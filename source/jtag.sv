==> flow/design.v <==
module jtag
    #(
    parameter DATA_INSTRACTION = 10,
    parameter DATA_DATA = 8,
    parameter FIFO_DEPTH = 16
    )
    (
    input logic clk,
    input logic rst,
    input logic [15:0] len,
    input logic op,
    input logic work,
    output logic busy,
    input logic tdo,
    output logic tdi,
    output logic tck,
    output logic tms,
    output logic [(DATA_INSTRACTION-1):0] wdata_instraction,
    output logic wr_instraction,
    input logic full_instraction,
    input logic  [(DATA_INSTRACTION-1):0] rdata_instraction,
    output logic rd_instraction,
    input logic empty_instraction,
    input logic [($clog2(FIFO_DEPTH) - 1):0] usedw_instraction,
    output logic [(DATA_DATA-1):0] wdata_data,
    output logic wr_data,
    input logic full_data,
    input logic  [(DATA_DATA-1):0] rdata_data,
    output logic rd_data,
    input logic empty_data,
    input logic [($clog2(FIFO_DEPTH) - 1):0] usedw_data
    );
typedef enum logic [2:0] {ST_IDLE, ST_INSTRACTION, ST_TDI, ST_TDO, ST_PRE_TDO, ST_PRE_TDI, ST_PRE_INSTRACTION} state_type;
localparam FREQUENCY_DIVIDER = 1;
localparam DELAY= FREQUENCY_DIVIDER * 2;
localparam DATA_TMS = 4;
localparam GO_SHIFT_IR = 4'b1100;
localparam GO_SHIFT_DR = 4'b0100;
localparam GO_EXIT = 4'b1100;
logic [15:0] count;
logic [(DATA_TMS - 1) :0] shifttms;
logic [(DATA_TMS - 1) :0] nextshifttms;
logic [(DATA_INSTRACTION - 1) :0] shiftinstraction;
logic [(DATA_INSTRACTION - 1) :0] nextshiftinstraction;
state_type state;
logic countenable;
always_ff @(posedge clk) begin
    if (rst) begin
            count <= 0;
        end
    else if ((FREQUENCY_DIVIDER * 2 * len + FREQUENCY_DIVIDER * 4 * DATA_TMS + 2 * DELAY) == count) begin
            count <= 0;
        end
    else if (countenable == 1) begin
            count <= count + 1;
        end
    else begin
        count <= 0;
    end
end
always_ff @ (negedge clk) begin
    if (rst) begin
        nextshiftinstraction <= 0;
        nextshifttms <= 0;
    end
    else begin
        nextshiftinstraction <= shiftinstraction;
        nextshifttms <= shifttms;
    end
end
assign tms = nextshifttms [(DATA_TMS - 1)];
assign tdi = nextshiftinstraction [(DATA_INSTRACTION - 1)];
always_ff @(posedge clk) begin
    if (rst) begin
        shiftinstraction <= 0;
        shifttms <= 0;
        state <= ST_IDLE;
        countenable <= 0;
        rd_data <=0; rd_instraction <=0; 
        busy <=0;
    end 
    else begin
        case (state)
            ST_IDLE : begin
                shiftinstraction <= 0;
                shifttms <= 0;
                rd_data <=0; rd_instraction <=0; 
                if ((work == 1) && (op == 0)) begin
                    state <= ST_PRE_INSTRACTION;
                    busy <= 1;
                end 
                if ((work == 1) && (op == 1)) begin
                    state <= ST_PRE_TDO;
                    busy <= 1;
                end 
            end
            ST_INSTRACTION : begin 
                if ((FREQUENCY_DIVIDER * 2 * len + FREQUENCY_DIVIDER * 4 * DATA_TMS + 2 * DELAY) == count) begin 
                    rd_instraction <= 0;
                    state <= ST_IDLE;
                    busy <= 0;
                    countenable <= 0;
                end
                else if (count == (DELAY - FREQUENCY_DIVIDER * 2)) begin
                    shifttms [(DATA_TMS - 1):0] <= GO_SHIFT_IR;
                end
                else if ((count > (DELAY - 1)) && (count < (FREQUENCY_DIVIDER * 2 * len + FREQUENCY_DIVIDER * 4 * DATA_TMS + DELAY)) && (count[FREQUENCY_DIVIDER - 1] == 0)) begin 
                    if (count < ((DATA_TMS + 1) * FREQUENCY_DIVIDER * 2 + DELAY)) begin
                        if (count == (DATA_TMS * FREQUENCY_DIVIDER * 2 + DELAY)) begin
                            shifttms <= {nextshifttms[(DATA_TMS - 2):0], 1'b0};
                            shiftinstraction [(DATA_INSTRACTION - 1):0] <= rdata_instraction [(DATA_INSTRACTION - 1):0];
                            rd_instraction <= 1;
						end
                        else begin
                            shifttms <= {nextshifttms[(DATA_TMS - 2):0], 1'b0};
                            rd_instraction <= 0;
                        end
                    end
                    else if (count < ((DATA_TMS + len) * FREQUENCY_DIVIDER * 2 + DELAY)) begin
                        if (count == ((DATA_TMS + len - 1) * FREQUENCY_DIVIDER * 2 + DELAY)) begin 
                            shifttms [(DATA_TMS - 1):0] <= GO_EXIT;
                            shiftinstraction <= {nextshiftinstraction [(DATA_INSTRACTION - 2):0], 1'b0};
                            rd_instraction <= 0;
						end
                        else begin
                            shiftinstraction <= {nextshiftinstraction [(DATA_INSTRACTION - 2):0], 1'b0};
                            rd_instraction <= 0;
                        end
                    end
                    else if (count < ((DATA_TMS * 2 + len)  * FREQUENCY_DIVIDER * 2 + DELAY)) begin
                        shifttms <= {nextshifttms[(DATA_TMS - 2):0],1'b0};
                        rd_instraction <= 0;
                    end
                end 
                else begin
                    rd_instraction <= 0;
                end 
            end
            ST_TDO : begin 
                if ((FREQUENCY_DIVIDER * 2 * len + FREQUENCY_DIVIDER * 4 * DATA_TMS + 2 * DELAY) == count) begin 
                    rd_instraction <= 0;
                    state <= ST_IDLE;
                    busy <= 0;
                    countenable <= 0;
                end
                else if (count == (DELAY - FREQUENCY_DIVIDER * 2)) begin
                    shifttms [(DATA_TMS - 1):0] <= GO_SHIFT_DR;
                end
                else if ((count > (DELAY - 1)) && (count < (FREQUENCY_DIVIDER * 2 * len + FREQUENCY_DIVIDER * 4 * DATA_TMS + DELAY)) && (count[FREQUENCY_DIVIDER - 1] == 0)) begin 
                    if (count < ((DATA_TMS + 1)  * FREQUENCY_DIVIDER * 2 + DELAY)) begin
                        shifttms <= {nextshifttms[(DATA_TMS - 2):0], 1'b0};
                    end
                    else if (count == ((DATA_TMS + len - 1)  * FREQUENCY_DIVIDER * 2 + DELAY)) begin 
                        shifttms [(DATA_TMS - 1):0] <= GO_EXIT;
                    end
                    else if (count < ((DATA_TMS * 2 + len)  * FREQUENCY_DIVIDER * 2 + DELAY)) begin
                        shifttms <= {nextshifttms[(DATA_TMS - 2):0], 1'b0};
                    end
                end 
            end
            ST_PRE_TDO : begin  
                state <= ST_TDO;
                countenable <= 1;
            end
            ST_PRE_INSTRACTION : begin  
                state <= ST_INSTRACTION;
                countenable <= 1;
            end
            default : begin 
                state <= ST_IDLE;
            end
         endcase
    end
end
always_ff @(posedge clk) begin
    if(rst) begin
        tck <= 0;
    end 
     else if (count == DELAY) begin
                tck <= 1;
        end
        else if ((count[FREQUENCY_DIVIDER - 1] == 0) && (count > (DELAY)) && (count < (FREQUENCY_DIVIDER * 2 * len + FREQUENCY_DIVIDER * 4 * DATA_TMS + DELAY))) begin
                tck <= 1;
        end 
        else begin 
            tck <= 0;
        end
end
endmodule
-- From RTL to reports: jtag
What the tools print for jtag, step after step.
Lines are those of the file above, counted from 1.
Cell names lack the library's common part.
A cell with -- has no value.
- top module: jtag
- clock: clk
- cell library: sky130hd
- library corner: tt_025C_1v80

-- After elaboration
Counts by Yosys on the flattened word-level netlist (proc, flatten, opt, wreduce; memories kept). Register bits leave out memories and registers merged into their read ports (data or address). Print and check cells are left out. Cells with the same type and inputs are merged into one.
- register bits at 51
- noted output and inout port bits: 26
- noted cells after elaboration: 110
- add/sub/neg operators: 10
- noted $lt $le $gt $ge: 6
- equal/unequal tests at 22
- mux-type cells at 39
- noted bitwise gates (word level): 3
- reduce/logical cells at 20
- operator list (kind ; number):
    10-bit two-way mux ; 6
    4-bit two-way mux ; 12
    16-bit by 19-bit < comparator with 1-bit output ; 2
    18-bit by 2-bit adder with 19-bit output with constant B ; 2
    16-bit by 32-bit < comparator with 1-bit output ; 1
    16-bit by 32-bit == test with 1-bit output ; 1
    32-bit by 16-bit == test with 1-bit output ; 1
    32-bit by 2-bit adder with 32-bit output with constant B ; 1
    32-bit by 3-bit adder with 32-bit output with constant B ; 1
    19-bit by 3-bit adder with 20-bit output with constant B ; 1
    10-bit parallel mux with 2-bit select ; 1
    17-bit by 1-bit subtractor with 18-bit output with constant B ; 1
    17-bit by 5-bit adder with 18-bit output with constant B ; 1
    3-bit != test with constant B ; 6
    3-bit by 16-bit adder with 17-bit output with constant A ; 1
    4-bit by 16-bit adder with 17-bit output with constant A ; 1
    16-bit by 1-bit adder with 16-bit output with constant B ; 1
    16-bit by 1-bit > comparator with 1-bit output with constant B ; 1
    16-bit by 2-bit > comparator with 1-bit output with constant B ; 1
    16-bit by 2-bit == test with 1-bit output with constant B ; 1
    16-bit by 4-bit < comparator with 1-bit output with constant B ; 1
    16-bit by 4-bit == test with 1-bit output with constant B ; 1
    16-bit zero test ; 1
    6-bit AND reduction ; 2
    4-bit parallel mux with 3-bit select ; 1
    3-bit parallel mux with 4-bit select ; 1
    1-bit two-way mux ; 12
    2-bit != test with constant B ; 5
Not listed: further kinds 19, cells in them 33.

-- Longest topological paths
Yosys ltp: most cells in a row. Word level: on the elaborated netlist, between registers, memories and ports. Mapped: between sequential cells and ports; inverters and the memories' decode and read muxes count.
- word-level depth: 11
- ABC_AREA at 1
- noted gate-level depth with buffers: 29
- gate-level depth less buffers at 29

-- Netlist
The flow's flattened synthesis, as Yosys stat reports it; memories are mapped. The netlist is that of the ABC_AREA named above (0 if unset); the other value can give another one.
The area totals of this step are shown rounded.
- noted cell count: 1047
- noted chip area (Yosys): 0.0062 sq mm
- noted flip-flop cells: 53
- cells by type (cell ; number):
    nand2_1 ; 301
    dfxtp_1 ; 53
    ha_1 ; 43
    nor2_1 ; 135
    inv_1 ; 126
    nand3_1 ; 83
    xor2_1 ; 41
    nand4_1 ; 36
    buf_4 ; 24
    a21oi_1 ; 27
    nor3_1 ; 27
    o21ai_0 ; 27
    nand2_2 ; 19
    nor2_4 ; 6
    xnor2_1 ; 7
    nor3b_1 ; 8
    nor2_2 ; 9
    o21bai_1 ; 6
Other cell types: 30; their cells: 69.

Ticket comment

Record of 2 stored runs of the RTL-to-layout flow on jtag, platform sky130hd. The runs are unordered. Constraints: input delay and output delay 20% of the set period each, output load 0.01 pF.
"clock period achieved" = clock period - worst setup slack. The figure is calculated, with input and output delays left at 20% of the set period.
Measured values are rounded.

Run 1
Settings were period_ns = 4.02; CORE_UTILIZATION = 28; PLACE_DENSITY_LB_ADDON = 0.01; HOLD_SLACK_MARGIN = -0.02; CELL_PAD_IN_SITES_GLOBAL_PLACEMENT = 1; CELL_PAD_IN_SITES_DETAIL_PLACEMENT = 0; TNS_END_PERCENT = 20; ABC_AREA = 1; GPL_ROUTABILITY_DRIVEN = 0; CTS_CLUSTER_SIZE = 98; CAP_MARGIN = 20; CORE_MARGIN = 2; SLEW_MARGIN = 20
- worst-case hold slack at 0.45 ns
- post-synthesis cell area: 0.0062 sq mm
- clock period achieved: 3.746 ns
- total negative setup slack at 0.000 ns
- area of the die: 0.023 sq mm
- worst setup slack after layout at 0.27 ns
- final utilization: 42%

Run 2
Settings were period_ns = 6.54; CORE_UTILIZATION = 44; SETUP_SLACK_MARGIN = 1.13; PLACE_DENSITY_LB_ADDON = 0.1; CORE_ASPECT_RATIO = 1.11; CORE_MARGIN = 10; ABC_AREA = 1; GPL_ROUTABILITY_DRIVEN = 1; CTS_CLUSTER_DIAMETER = 35; CAP_MARGIN = 20; SLEW_MARGIN = 20
- worst-case hold slack at 0.44 ns
- post-synthesis cell area: 0.0062 sq mm
- total negative setup slack at 0.000 ns
- area of the die: 0.019 sq mm
- worst setup slack after layout at 1.2 ns
- final utilization: 50%
